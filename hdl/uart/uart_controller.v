==> flow/design.v <==
`timescale 1 ns / 1 ps
module UARTController
    (
    input  wire       clk_i,         
    input  wire       en_i,          
    input  wire       we_i,          
    input  wire [7:0] addr_i,        
    input  wire [7:0] din_i,         
    output wire [7:0] dout_o,        
    input  wire       rx_i,          
    output wire       tx_o           
    );
    reg        rx_async_ff;          
    reg        rx_sync_ff;
    initial rx_async_ff = B_IDLE;
    initial rx_sync_ff  = B_IDLE;
    always @(posedge clk_i) begin
        rx_async_ff <= #1 rx_i;
        rx_sync_ff  <= #1 rx_async_ff;
    end
    localparam STATUS = 8'h00,
               BRGL   = 8'h01,
               BRGH   = 8'h02,
               TXREG  = 8'h03,
               RXREG  = 8'h04;
    reg [7:0] brgl_reg;              
    reg [7:0] brgh_reg;              
    reg [7:0] rxdata_reg;            
    reg [7:0] dout_reg;              
    initial brgl_reg   = 8'h00;
    initial brgh_reg   = 8'h00;
    always @(posedge clk_i)
        if(en_i)
            if(we_i)
                case(addr_i)
                    BRGL:   brgl_reg <= #1 din_i;
                    BRGH:   brgh_reg <= #1 din_i;
                endcase
    initial dout_reg = 8'h00;
    always @(posedge clk_i)
        if(en_i)
            case(addr_i)
                STATUS:  dout_reg <= #1 {6'b0000_00, rx_full_ff, tx_busy};
                RXREG:   dout_reg <= #1 rxdata_reg;
                default: dout_reg <= #1 8'h00;
            endcase
    assign dout_o = dout_reg;
    reg  [15:0] brg_count_reg;       
    wire        brg_stb;             
    initial brg_count_reg = 16'h0000;
    always @(posedge clk_i) begin
        if(brg_count_reg == {brgh_reg, brgl_reg})
            brg_count_reg <= #1 16'h0000;
        else
            brg_count_reg <= #1 brg_count_reg + 16'h0001;
    end
    assign brg_stb = (brg_count_reg == {brgh_reg, brgl_reg});
    wire tx_we;                      
    wire tx_dout;                    
    wire tx_busy;                    
    assign tx_we = en_i & we_i & (addr_i == TXREG);
    UART_TX UART_TX
        (
        .clk_i    (clk_i),
        .brg_stb_i(brg_stb),
        .we_i     (tx_we),
        .din_i    (din_i),
        .dout_o   (tx_dout),
        .busy_o   (tx_busy)
        );
    assign tx_o = tx_dout;
    localparam B_IDLE = 1'b1;        
    wire [7:0] rx_dout;              
    wire       rx_done_stb;          
    reg        rx_full_ff;           
    UART_RX UART_RX
        (
        .clk_i     (clk_i),
        .brg_stb_i (brg_stb),
        .din_i     (rx_sync_ff),
        .dout_o    (rx_dout),
        .done_stb_o(rx_done_stb)
        );
    initial rxdata_reg = 8'h00;
    always @(posedge clk_i)
        if(rx_done_stb)
            rxdata_reg <= #1 rx_dout;            
    initial rx_full_ff = 1'b0;
    always @(posedge clk_i) begin
        if(rx_done_stb)
            rx_full_ff <= #1 1'b1;
        else
            if(en_i)
                if(addr_i == RXREG)
                    rx_full_ff <= #1 1'b0;       
    end
endmodule
`timescale 1 ns / 1 ps
module UART_RX
    (
    input  wire       clk_i,             
    input  wire       brg_stb_i,         
    input  wire       din_i,             
    output wire [7:0] dout_o,            
    output reg        done_stb_o         
    );
    reg [3:0] brg_count_reg;
    reg [3:0] brg_count_ns;
    initial brg_count_reg = 4'h0;
    always @(posedge clk_i)
        brg_count_reg <= #1 brg_count_ns;
    reg [3:0] bit_count_reg;
    reg [3:0] bit_count_ns;
    initial bit_count_reg = 4'h0;
    always @(posedge clk_i)
        bit_count_reg <= #1 bit_count_ns;
    localparam S_IDLE  = 2'b00,
               S_START = 2'b01,
               S_DATA  = 2'b10,
               S_STOP  = 2'b11;
    localparam B_START = 1'b0;           
    reg [1:0] state_reg;
    reg [1:0] state_ns;
    initial state_reg = S_IDLE;
    always @(posedge clk_i)
        state_reg <= #1 state_ns;
    always @* begin
        brg_count_ns = brg_count_reg;    
        bit_count_ns = bit_count_reg;    
        done_stb_o   = 1'b0;             
        state_ns     = state_reg;        
        case(state_reg)
            S_IDLE:
                if(din_i == B_START) begin       
                    brg_count_ns = 4'h0;         
                    state_ns     = S_START;
                end
            S_START:
                if(brg_stb_i) begin              
                    if(brg_count_reg == 4'h7) begin
                        brg_count_ns = 4'h0;
                        bit_count_ns = 4'h0;
                        state_ns     = S_DATA;
                    end
                    else begin
                        brg_count_ns = brg_count_reg + 4'h1;
                    end
                end
            S_DATA:
                if(brg_stb_i)
                    if(brg_count_reg == 4'hF) begin
                        brg_count_ns = 4'h0;
                        if(bit_count_reg == 4'h7)
                            state_ns = S_STOP;
                        else
                            bit_count_ns = bit_count_reg + 4'h1;
                    end
                    else begin
                        brg_count_ns = brg_count_reg + 4'h1;
                    end
            S_STOP:
                if(brg_stb_i) begin
                    if(brg_count_reg == 4'hF) begin
                        done_stb_o = 1'b1;       
                        state_ns   = S_IDLE;
                    end
                    else begin
                        brg_count_ns = brg_count_reg + 4'h1;
                    end
                end
            default:
                state_ns = S_IDLE;
        endcase
    end
    localparam B_IDLE = 1'b1;            
    wire       rxsr_en;
    reg  [7:0] rxsr_reg;
    assign rxsr_en = (brg_stb_i) &
                     (state_reg == S_DATA) &
                     (brg_count_reg == 4'hF);
    initial rxsr_reg = {8{B_IDLE}};
    always @(posedge clk_i)
        if(rxsr_en)
            rxsr_reg <= #1 {din_i, rxsr_reg[7:1]};
    assign dout_o = rxsr_reg;
endmodule
`timescale 1 ns / 1 ps
module UART_TX
    (
    input wire        clk_i,         
    input wire        brg_stb_i,     
    input wire        we_i,          
    input  wire [7:0] din_i,         
    output wire       dout_o,        
    output wire       busy_o         
    );
    reg  [3:0] brg_16_reg;           
    wire       brg_16_stb;           
    initial brg_16_reg = 4'h0;
    always @(posedge clk_i)
        if(brg_stb_i)
            brg_16_reg <= #1 brg_16_reg + 4'h1;
    assign brg_16_stb = (brg_16_reg == 4'hF) & (brg_stb_i);
    localparam B_IDLE  = 1'b1,
               B_START = 1'b0,
               B_STOP  = 1'b1;
    reg [9:0] txsr_reg;                  
    initial txsr_reg = {10{B_IDLE}};
    always @(posedge clk_i)
        if(we_i)
            txsr_reg <= #1 {B_STOP, din_i, B_START};         
        else
            if(brg_16_stb)
                txsr_reg <= #1 {B_IDLE, txsr_reg[9:1]};      
    reg dout_ff;                         
    initial dout_ff = B_IDLE;
    always @(posedge clk_i)
        if(brg_16_stb)
            dout_ff <= #1 txsr_reg[0];   
    assign dout_o = dout_ff;
    reg [3:0] bit_count_reg;             
    initial bit_count_reg = 4'hF;        
    always @(posedge clk_i) begin
        if(we_i)
            bit_count_reg <= #1 4'd10;   
        else
            if(brg_16_stb)               
                if(bit_count_reg != 4'hF)
                    bit_count_reg <= #1 bit_count_reg - 4'h1;
    end
    assign busy_o = (bit_count_reg != 4'hF);     
endmodule
# From RTL to reports: UARTController
# Tool output for the design above, in the order of the flow.
# Line numbers count from 1 in the design file above.
# Operators: Yosys type, input widths -> output width; for muxes data width and select width s.
setup:
  top: "UARTController"
  clk_port: "clk_i"
  cell_library: "sky130hd"
  pvt_corner: "tt_025C_1v80"

# Word-level counts
# Source: Yosys, flattened and elaborated, memories not mapped. Widths are those after wreduce. Registers that Yosys merges into a memory's read port (data or address) are not register bits. Print and check cells do not count. Equal cells are merged and count once.
bits:
  n_memories: 0
  wordCells: 92
  latchBits: 0
  ram_bits: 0
  register_bits: 87
  output_inout_bits: 9
  rom_bits: 0
  in_bits: 20
  clocked_rd_ports_x_width: 0
op_classes:
  muxes: 29
  n_addsub: 5
  reduce_logical: 12
  n_shift: 0
  n_cmp: 0
  logic: 6
  eq_ne: 23
  multipliers: 0
  div: 0
ops:
  columns: ["cell", "n"]
  rows:
  - ["$mux 4", 12]
  - ["$mux 9", 2]
  - ["$add 16x1->16 const B", 1]
  - ["$eq 16x16->1", 1]
  - ["$eq 8x2->1 const B", 2]
  - ["$pmux 8 s2", 1]
  - ["$pmux 4 s4", 1]
  - ["$mux 2", 8]
  - ["$ne 2x2->1 const B", 6]
  - ["$add 4x1->4 const B", 3]
  - ["$ne 2x1->1 const B", 4]
  - ["$eq 4x3->1 const B", 2]
  - ["$eq 4x4->1 const B", 2]
  - ["$eq 8x1->1 const B", 1]
  - ["$eq 8x3->1 const B", 1]
  - ["$logic_not 8->1", 1]
  - ["$reduce_and 8->1", 1]
  - ["$pmux 4 s2", 1]
  - ["$pmux 2 s4", 1]
  - ["$reduce_and 3->1", 2]
  - ["$reduce_and 6->1", 1]
  - ["$and 1x1->1", 5]
  - ["$reduce_and 5->1", 1]
  - ["$eq 2x2->1 const B", 2]
  - ["$reduce_and 2->1", 2]
  - ["$sub 4x1->4 const B", 1]
  - ["$ne 4x4->1 const B", 1]
  - ["$reduce_or 3->1", 1]
# Other operator kinds: 7; their cells: 8.

# Logic depth
# Longest topological path by Yosys (ltp), each cell counted once; first at word level (registers and memories cut), then after technology mapping (sequential cells cut; the memories' decode and read muxes count).
depth:
  depth_word: 5
  abc_area: 0
  mapped_depth: 7
  depth_no_buf: 6

# Netlist
# Source: synth_stat.txt of the flow (Yosys; design flattened, memories mapped). It holds for the ABC_AREA given above (unset counts as 0); a run with the other value may have another netlist.
by_type:
  columns: ["type", "n", "area_total_um2"]
  rows:
  - ["sky130_fd_sc_hd__edfxtp_1", 63, 1.89E+03]
  - ["sky130_fd_sc_hd__dfxtp_1", 24, 480.461]
  - ["sky130_fd_sc_hd__xor2_1", 28, 245.235]
  - ["sky130_fd_sc_hd__ha_1", 11, 137.632]
  - ["sky130_fd_sc_hd__nand2_1", 28, 105.101]
  - ["sky130_fd_sc_hd__nor2_1", 25, 93.84]
  - ["sky130_fd_sc_hd__nand4_1", 13, 81.328]
  - ["sky130_fd_sc_hd__and2_1", 11, 68.816]
  - ["sky130_fd_sc_hd__nand3_1", 10, 50.048]
  - ["sky130_fd_sc_hd__a21oi_1", 9, 45.043]
  - ["sky130_fd_sc_hd__and3_1", 7, 43.792]
  - ["sky130_fd_sc_hd__xnor2_1", 5, 43.792]
  - ["sky130_fd_sc_hd__and4_1", 4, 35.034]
  - ["sky130_fd_sc_hd__o21ai_0", 7, 35.034]
  - ["sky130_fd_sc_hd__inv_1", 8, 30.029]
  - ["sky130_fd_sc_hd__nor4_1", 4, 25.024]
  - ["sky130_fd_sc_hd__or3_1", 4, 25.024]
  - ["sky130_fd_sc_hd__or4_4", 2, 22.522]
# Other cell types: 25; their cells: 32.
synth_totals:
  ffs: 87
  mapped_cells: 295
  mapped_area_um2: 3702.3
  seqArea_um2: 2372.3
  buf_cells: 7
# By module: a second synthesis without flattening, with its own total; a netlist apart from the flattened one above.
unflattened:
  cells_unflattened: 292
  area_unflattened_um2: 3756.1
# Rows give one instance, submodules left out.
modules:
  columns: ["module", "seq_area_um2", "mod_area_um2", "n_cells", "instances"]
  rows:
  - ["UARTController", 1341.3, 2043.2, 153, 1]
  - ["UART_RX", 540.5, 868.3, 63, 1]
  - ["UART_TX", 490.5, 844.6, 76, 1]

# Timing after synthesis
# Source: OpenSTA report_checks on the synthesized netlist (no wires, ideal clock, input and output delay 20% of the period each), path of least setup slack; recovery checks are left aside. Register names are those of the netlist, which keeps one name where synthesis merged equal registers.
synth_path:
  path_kind: "input-to-reg"
  from: "in addr_i[5]"
  to: "reg UART_TX.txsr_reg[1]"
  driving_pins: 5
  clock_period_ps: 2350
  n_path_buf: 1
  path_delay_ps: 1859
  setup_slack_ps: 21
  t_arrival_ps: 1945
  setup_time_ps: 384
  required_ps: 1966
  in_delay_ps: 470
  t_first_pin_ps: 470
  period_less_setup_slack_ps: 2329
# "path_delay_ps" is the arrival time less input delay plus setup time.
# "driving_pins": output pins that drive a net of the path, with the launching flip-flop's if there is one; two outputs of one cell count as two.
# "period_less_setup_slack_ps" = period - worst setup slack (recovery checks aside). The figure is calculated, with input and output delays left at 20% of the set period.
# The rows between start and end are the longest chain of elaborated cells between them; the timing report does not say that the signal goes this way. Where chains are equally long, one stands for them.
# A line is the first line of the expression or statement that the cell stems from. Yosys adds cells for indexed reads and writes and turns some case tables into memories.
# Only ways into the end's enable, where the timed path ends, are counted here.
synth_via:
  cell_sequence: "sky130_fd_sc_hd__or4_4 -> sky130_fd_sc_hd__nor4_2 -> sky130_fd_sc_hd__nand3_2 -> sky130_fd_sc_hd__buf_6 -> sky130_fd_sc_hd__o21ai_0"
  elab_chain_cells: 3
  cone_cells: 3
  lines_between: 1
  classes_between: "1 x eq/ne; 1 x logic; 1 x reduce/logical"
synth_lines:
  columns: ["element", "line_no", "rtl"]
  rows:
  - ["start, declared", 7, "input  wire [7:0] addr_i,"]
  - ["$eq 8x2->1", 61, "assign tx_we = en_i & we_i & (addr_i == TXREG);"]
  - ["$and 1x1->1", 61, null]
  - ["$reduce_bool 2->1", null, null]
  - ["end, assigned", 211, "txsr_reg <= #1 {B_STOP, din_i, B_START};"]
  - ["end, assigned", 214, "txsr_reg <= #1 {B_IDLE, txsr_reg[9:1]};"]
  - ["end, declared", 207, "reg [9:0] txsr_reg;"]

# Path in the finished layout
# From the final timing report of stored run 1: the path of least setup slack in the routed layout; clock arrival at registers is part of the times.
# The report prints the path's times to 10 ps; the period is as set.
layout_path:
  path_kind: "input-to-reg"
  from: "in addr_i[5]"
  to: "reg brgh_reg[4]"
  n_path_buf: 1
  clock_period_ps: 3810
  setup_slack_ps: 1080
  driving_pins: 5
  t_arrival_ps: 2710
  t_first_pin_ps: 760
  in_delay_ps: 760
  setup_time_ps: 360
  required_ps: 3790
# The rows between start and end are the longest chain of elaborated cells between them; the timing report does not say that the signal goes this way. Where chains are equally long, one stands for them.
layout_via:
  cell_sequence: "sky130_fd_sc_hd__clkdlybuf4s50_1 -> sky130_fd_sc_hd__or4_4 -> sky130_fd_sc_hd__nor4_2 -> sky130_fd_sc_hd__nand2_1 -> sky130_fd_sc_hd__nor2_1"
  elab_chain_cells: 2
  cone_cells: 2
  lines_between: 1
  classes_between: "1 x eq/ne; 1 x reduce/logical"
layout_lines:
  columns: ["element", "line_no", "rtl"]
  rows:
  - ["start, declared", 7, "input  wire [7:0] addr_i,"]
  - ["$eq 8x2->1", 35, "case(addr_i)"]
  - ["$reduce_and 3->1", null, null]
  - ["end, assigned", 37, "BRGH:   brgh_reg <= #1 din_i;"]
  - ["end, declared", 27, "reg [7:0] brgh_reg;"]

Hand-over note for UARTController

Top module UARTController; platform sky130hd; tools Yosys and OpenROAD; 2 stored runs in no particular order. Input and output delays are each 20% of the period that was set; the output load is 0.01 pF.
"achievedPeriod_ps" is the run's clock period less its worst setup slack. It is reckoned from that one timing run; input and output delays stay at 20% of the period that was set.
"worst_path_allowed_less_slack_ps" is the time allowed to the run's worst setup path (the clock period less input and output delay, where it has them) less its slack. Clock arrival times count: a late capture clock shortens it, a late launch clock lengthens it.
"fin_power_mw": no workload was simulated; the value follows from the tool's default switching activity.
"worst_path_allowed_less_slack_ps" is known to 10 ps.

--- stored run 1 ---
==> flow/run.sh <==
#!/bin/bash
# the make line also repeats the synthesis and layout settings of config.mk as NAME=value (left out here)
make -C /OpenROAD-flow-scripts/flow DESIGN_CONFIG=/design/flow/config.mk WORK_HOME=/design/flow/orfs CLKGATE_MAP_FILE= finish
==> flow/config.mk <==
export PLATFORM = sky130hd
export DESIGN_NAME = UARTController
export DESIGN_NICKNAME = UARTController
export VERILOG_FILES = /design/flow/design.v
export SDC_FILE = /design/flow/constraint.sdc
export NUM_CORES = 4
export LEC_CHECK = 0
export CAP_MARGIN = 10
export CELL_PAD_IN_SITES_DETAIL_PLACEMENT = 0
export CORE_MARGIN = 2
export CORE_UTILIZATION = 63
export CTS_CLUSTER_DIAMETER = 210
export GPL_TIMING_DRIVEN = 1
export MAX_ROUTING_LAYER = met4
export MIN_ROUTING_LAYER = met1
export SLEW_MARGIN = 35
export TNS_END_PERCENT = 20
==> flow/constraint.sdc <==
create_clock -name core_clock -period 3.81 [get_ports {clk_i}]
set_input_delay 0.7620 -clock core_clock [delete_from_list [all_inputs] [get_ports {clk_i}]]
set_output_delay 0.7620 -clock core_clock [all_outputs]
set_load 0.01 [all_outputs]

==> results, as YAML <==
results:
  yosys.chip_area_um2: 3702.3
  total_die_area_um2: 6506.0
  post_route_stdcell_area_um2: 4241.6
  layout_utilization_pct: 75.6
  worstSetupSlack_ps: 1080
  timing.setup.tns_ps: 0
  ws_hold_ps: 335
  fin_power_mw: 1.852
  achievedPeriod_ps: 2730
  worst_path_allowed_less_slack_ps: 1970
  worst_path_kind: "input-to-reg"

--- stored run 2 ---
==> flow/run.sh <==
#!/bin/bash
# the make line also repeats the synthesis and layout settings of config.mk as NAME=value (left out here)
make -C /OpenROAD-flow-scripts/flow DESIGN_CONFIG=/design/flow/config.mk WORK_HOME=/design/flow/orfs CLKGATE_MAP_FILE= finish
==> flow/config.mk <==
export PLATFORM = sky130hd
export DESIGN_NAME = UARTController
export DESIGN_NICKNAME = UARTController
export VERILOG_FILES = /design/flow/design.v
export SDC_FILE = /design/flow/constraint.sdc
export NUM_CORES = 4
export LEC_CHECK = 0
export CAP_MARGIN = 35
export CELL_PAD_IN_SITES_GLOBAL_PLACEMENT = 0
export CORE_MARGIN = 9
export CORE_UTILIZATION = 44
export CTS_CLUSTER_SIZE = 71
export MIN_ROUTING_LAYER = met1
export PLACE_DENSITY_LB_ADDON = 0.08
export SLEW_MARGIN = 20
export TNS_END_PERCENT = 10
==> flow/constraint.sdc <==
create_clock -name core_clock -period 1.61 [get_ports {clk_i}]
set_input_delay 0.3220 -clock core_clock [delete_from_list [all_inputs] [get_ports {clk_i}]]
set_output_delay 0.3220 -clock core_clock [all_outputs]
set_load 0.01 [all_outputs]

==> results, as YAML <==
results:
  yosys.chip_area_um2: 3702.3
  total_die_area_um2: 12040.7
  post_route_stdcell_area_um2: 4765.8
  layout_utilization_pct: 58.3
  worstSetupSlack_ps: -252
  timing.setup.tns_ps: -10537
  ws_hold_ps: 335
  fin_power_mw: 4.549
  achievedPeriod_ps: 1862
  worst_path_allowed_less_slack_ps: 1860
  worst_path_kind: "reg-to-reg"

End of note.
