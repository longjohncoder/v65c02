==> flow/design.v <==
`timescale 1 ns / 1 ps
module HexToSSEG
    (
    input wire [3:0] hex_i,      
    input wire       dp_i,       
    output reg [7:0] sseg_n_o    
    );
    always @*
        begin
            case(hex_i)
                4'h0:    sseg_n_o[6:0] = 7'b1000000;
                4'h1:    sseg_n_o[6:0] = 7'b1111001;
                4'h2:    sseg_n_o[6:0] = 7'b0100100;
                4'h3:    sseg_n_o[6:0] = 7'b0110000;
                4'h4:    sseg_n_o[6:0] = 7'b0011001;
                4'h5:    sseg_n_o[6:0] = 7'b0010010;
                4'h6:    sseg_n_o[6:0] = 7'b0000010;
                4'h7:    sseg_n_o[6:0] = 7'b1111000;
                4'h8:    sseg_n_o[6:0] = 7'b0000000;
                4'h9:    sseg_n_o[6:0] = 7'b0010000;
                4'hA:    sseg_n_o[6:0] = 7'b0001000;
                4'hB:    sseg_n_o[6:0] = 7'b0000011;
                4'hC:    sseg_n_o[6:0] = 7'b1000110;
                4'hD:    sseg_n_o[6:0] = 7'b0100001;
                4'hE:    sseg_n_o[6:0] = 7'b0000110;
                4'hF:    sseg_n_o[6:0] = 7'b0001110;
                default: sseg_n_o[6:0] = 7'b1111111;
            endcase
            sseg_n_o[7] = ~dp_i;
        end
endmodule
`timescale 1 ns / 1 ps
module SevenSegmentController
    (
    input wire        clk_i,             
    input wire        en_i,              
    input wire        we_i,              
    input wire  [7:0] addr_i,            
    input wire  [7:0] din_i,             
    output wire [7:0] an_n_o,            
    output wire [7:0] sseg_n_o           
    );
    localparam R_DIGITS = 8'h00,
               R_DP     = 8'h01,
               R_BYTE0  = 8'h02,
               R_BYTE1  = 8'h03,
               R_BYTE2  = 8'h04,
               R_BYTE3  = 8'h05,
               R_DIGIT0 = 8'h06,
               R_DIGIT1 = 8'h07,
               R_DIGIT2 = 8'h08,
               R_DIGIT3 = 8'h09,
               R_DIGIT4 = 8'h0A,
               R_DIGIT5 = 8'h0B,
               R_DIGIT6 = 8'h0C,
               R_DIGIT7 = 8'h0D;
    reg [7:0] digits_reg;                
    reg [7:0] dp_reg;                    
    reg [3:0] data_reg [0:7];            
    initial digits_reg = 8'd0;           
    initial dp_reg     = 8'd0;           
    always @(posedge clk_i)
        if(en_i)
            if(we_i)
                case(addr_i)
                    R_DIGITS: digits_reg <= #1 din_i;
                    R_DP:     dp_reg     <= #1 din_i;
                endcase
    always @(posedge clk_i)
        if(en_i)
            if(we_i)
                case(addr_i)
                    R_BYTE0:
                        begin
                            data_reg[0] <= #1 din_i[3:0];
                            data_reg[1] <= #1 din_i[7:4];
                        end
                    R_BYTE1:
                        begin
                            data_reg[2] <= #1 din_i[3:0];
                            data_reg[3] <= #1 din_i[7:4];
                        end
                    R_BYTE2:
                        begin
                            data_reg[4] <= #1 din_i[3:0];
                            data_reg[5] <= #1 din_i[7:4];
                        end
                    R_BYTE3:
                        begin
                            data_reg[6] <= #1 din_i[3:0];
                            data_reg[7] <= #1 din_i[7:4];
                        end
                    R_DIGIT0:
                        begin
                            data_reg[0] <= #1 din_i[3:0];
                        end
                    R_DIGIT1:
                        begin
                            data_reg[1] <= #1 din_i[3:0];
                        end
                    R_DIGIT2:
                        begin
                            data_reg[2] <= #1 din_i[3:0];
                        end
                    R_DIGIT3:
                        begin
                            data_reg[3] <= #1 din_i[3:0];
                        end
                    R_DIGIT4:
                        begin
                            data_reg[4] <= #1 din_i[3:0];
                        end
                    R_DIGIT5:
                        begin
                            data_reg[5] <= #1 din_i[3:0];
                        end
                    R_DIGIT6:
                        begin
                            data_reg[6] <= #1 din_i[3:0];
                        end
                    R_DIGIT7:
                        begin
                            data_reg[7] <= #1 din_i[3:0];
                        end
                    endcase
    wire [7:0] sseg_n [0:7];                  
    generate
        genvar i;
        for(i = 0; i <= 7; i = i + 1)
            begin : nibbles
                HexToSSEG HexToSSEG
                    (
                    .hex_i   (data_reg[i]),
                    .dp_i    (dp_reg[i]),
                    .sseg_n_o(sseg_n[i])
                    );
            end
    endgenerate
    reg  [18:0] refresh_counter_reg;     
    wire [2:0]  digit;                   
    reg  [7:0]  an_n_reg;                
    reg  [7:0]  sseg_n_reg;              
    initial refresh_counter_reg = 19'd0;
    always @(posedge clk_i)
        refresh_counter_reg <= #1 refresh_counter_reg + 19'd1;
    assign digit = refresh_counter_reg[18:16];
    initial an_n_reg = 8'hFF;
    always @(posedge clk_i)
        an_n_reg <= #1 ~(1 << digit);
    initial sseg_n_reg = 8'hFF;
    always @(posedge clk_i)
        sseg_n_reg <= #1 sseg_n[digit];
    assign an_n_o   = an_n_reg | ~digits_reg;
    assign sseg_n_o = sseg_n_reg;
endmodule
# Tool chain data of SevenSegmentController
# Tool output for the design above, in the order of the flow.
# Line numbers count from 1 in the design file above.
# Cell names lack the library's common part.
# Not given: n/a
# setup
top_module,SevenSegmentController
clock_port,clk_i
lib,sky130hd
lib_corner,tt_025C_1v80

# Word-level counts
# Counts by Yosys on the flattened word-level netlist (proc, flatten, opt, wreduce). Print and check cells are left out. Cells with the same type and inputs are merged into one.
# Memory sizes are those after Yosys's memory passes, which may raise the word count (mostly to a power of two), join words into wider ones and drop unused or constant bits.
# op_classes
addsub,1
multipliers,0
n_div,0
cmp,0
n_eq,20
n_shift,1
muxes,13
logic,11
n_reduce_logical,20
# ops
cell,count
8-bit case mux with 8-bit select,1
8-bit by 4-bit == test with 1-bit output with constant B,6
8-bit by 3-bit == test with 1-bit output with constant B,4
4-bit case mux with 2-bit select,4
4-bit 2-to-1 mux,8
3-bit AND reduction,10
19-bit by 1-bit adder with 19-bit output with constant B,1
8-bit by 2-bit == test with 1-bit output with constant B,2
8-bit NOT,2
3-bit == test with constant B,4
1-bit NOT,8
2-bit by 3-bit left shift with 8-bit output with constant A,1
2-bit nonzero test,4
2-bit OR reduction,4
8-bit by 1-bit == test with 1-bit output with constant B,1
8-bit OR,1
8-bit logical NOT,1
3-bit by 2-bit == test with 1-bit output with constant B,2
3-bit by 1-bit == test with 1-bit output with constant B,1
3-bit logical NOT,1
# word_totals
reg_bits,83
latchBits,0
mem_bits_rw,0
romBits,896
clocked_rd_ports_x_width,56
memories,8
inputBits,19
output_inout_bits,16
word_cells,87
# memory_table
memory,size,width,rd,write_ports,line_no,rtl
(no name shown),16,7,1,0,10,case(hex_i)
(no name shown),16,7,1,0,10,
(no name shown),16,7,1,0,10,
(no name shown),16,7,1,0,10,
(no name shown),16,7,1,0,10,
(no name shown),16,7,1,0,10,
# Further memories, not shown: 2.

# Logic depth
# Yosys ltp: most cells in a row. Word level: on the elaborated netlist, between registers, memories and ports. Mapped: between sequential cells and ports; inverters and the memories' decode and read muxes count.
# logic_depth
word_depth,4
ABC_AREA,1
ltp_mapped,15
ltp_nobuf,15

# Synthesis result
# Source: synth_stat.txt of the flow (Yosys; design flattened, memories mapped). It holds for the ABC_AREA given above (unset counts as 0); a run with the other value may have another netlist.
# The area totals of this step are shown rounded.
# mapped
cell_count,937
synth_area_um2,7300
sequential_area_um2,3300
ffs,139
# by_type
cell,count,area_total_um2
dfxtp_1,91,1.82E+03
edfxtp_1,48,1.44E+03
nand2_1,342,1.28E+03
ha_1,49,613.088
nand3_1,98,490.47
inv_1,107,401.635
nor2_1,34,127.622
o21ai_1,25,125.12
o21ai_2,14,122.618
xor2_1,14,122.618
o22ai_1,15,93.84
o21ai_0,18,90.086
o21ai_4,5,81.328
nand2_2,12,75.072
inv_2,18,67.565
nor2_2,8,50.048
nor2_4,4,45.043
a21oi_1,8,40.038
# Other cell types: 14; their cells: 27.

# Worst setup path after synthesis
# OpenSTA on the mapped netlist: ideal clock, no wires. The path of least setup slack (recovery checks aside). Input and output delay are each 20% of the period. Register names are those of the netlist, which keeps one name where synthesis merged equal registers.
# synth_timing
kind,input to register
start,input port addr_i[5]
end,register (name not given)
clock_period_ns,3.68
in_delay_ns,0.736
setup_ns,0.112
t_first_pin_ns,0.736
t_arrival_ns,2.254
slack_ns,1.314
path_delay_ns,1.630
path_stages,11
synth_period_reached_ns,2.366
# "path_delay_ns" is the arrival time less input delay plus setup time.
# "path_stages": output pins that drive a net of the path, with the launching flip-flop's if there is one; two outputs of one cell count as two.
# "synth_period_reached_ns" is the clock period less the worst setup slack; recovery checks do not enter. This is arithmetic on one report: input and output delays are still those of the set period (20% each).
# The rows between start and end are the longest chain of elaborated cells between them; the timing report does not say that the signal goes this way. Where chains are equally long, one stands for them.
# Each line given opens the expression or statement behind the cell; cells for indexed reads and writes are added by Yosys, which also makes memories of some case tables.
# synth_between
cell_sequence,nor2_2 -> nand3_1 -> nor2_4 -> inv_2 -> o21ai_1 -> inv_1 -> ha_1 -> nand2_1 -> o21ai_1 -> nand2_1 -> nand2_1
elab_chain_cells,4
cone_cells,6
cone_lines,1
cone_classes,2 x eq/ne; 2 x mux; 2 x reduce/logical
# synth_rtl
item,line_no,rtl
start: declaration,38,"input wire  [7:0] addr_i,"
8-bit by 4-bit == test with 1-bit output,72,case(addr_i)
2-bit nonzero test,n/a,
3-bit AND reduction,n/a,
4-bit 2-to-1 mux,n/a,

# Path in the finished layout
# From the final timing report of flow run 1: the path of least setup slack in the routed layout; clock arrival at registers is part of the times.
# layout_timing
kind,input to register
start,input port addr_i[3]
end,register (name not given)
clock_period_ns,4.68
in_delay_ns,0.94
setup_ns,0.11
t_first_pin_ns,0.94
t_arrival_ns,3.31
slack_ns,1.69
path_stages,13
# The rows between start and end are the longest chain of elaborated cells between them; the timing report does not say that the signal goes this way. Where chains are equally long, one stands for them.
# layout_between
cell_sequence,clkdlybuf4s50_1 -> inv_1 -> nor2_2 -> nand2_1 -> nand2_1 -> nand2_1 -> o21ai_2 -> inv_1 -> ha_1 -> nand2_1 -> o21ai_0 -> nand2_1 -> nand2_1
elab_chain_cells,4
cone_cells,5
cone_lines,1
cone_classes,2 x eq/ne; 1 x mux; 2 x reduce/logical
# layout_rtl
item,line_no,rtl
start: declaration,38,"input wire  [7:0] addr_i,"
8-bit by 3-bit == test with 1-bit output,72,case(addr_i)
2-bit OR reduction,n/a,
3-bit AND reduction,n/a,
4-bit 2-to-1 mux,n/a,

# Record of 2 stored runs of the RTL-to-layout flow on SevenSegmentController, platform sky130hd. The runs are unordered. Constraints: input delay and output delay 20% of the set period each, output load 0.01 pF.
# "achievedPeriod_ns" is the run's clock period less its worst setup slack. It is reckoned from that one timing run; input and output delays stay at 20% of the period that was set.
# "worst_path_time_ns": the worst setup path's part of the clock period (all of it between registers, 20% less for each end at a port) less its slack. A launch clock that arrives late makes it longer, a capture clock that arrives late makes it shorter.
# "totalPower_mw" rests on the timing tool's default activity at the inputs, not on a simulated workload.
# Measured values are rounded.
# Among the settings, n/a means not set for that run.
run name,period_ns,CORE_UTILIZATION,PLACE_DENSITY_LB_ADDON,CORE_ASPECT_RATIO,CORE_MARGIN,ABC_AREA,CTS_CLUSTER_SIZE,CTS_CLUSTER_DIAMETER,SLEW_MARGIN,MIN_ROUTING_LAYER,MAX_ROUTING_LAYER,CAP_MARGIN,layout_utilization_pct,achievedPeriod_ns,post_synth_area_um2,tns_setup_ns,final_stdcell_area_um2,setup_worst_slack_ns,timing.hold.ws_ns,totalPower_mw,worst_path_time_ns,worst_setup_path_type,design_die_area_um2
flow run 1,4.68,60,0.01,1.16,4,1,35,169,35,met1,met5,20,70,2.994,7300,0.000,8300,1.7,0.40,2.5,2.06,input to register,14000
flow run 2,3.48,17,n/a,n/a,2,n/a,n/a,n/a,20,n/a,n/a,20,23,3.122,7500,0.000,9800,0.36,0.42,3.8,2.43,input to register,46000
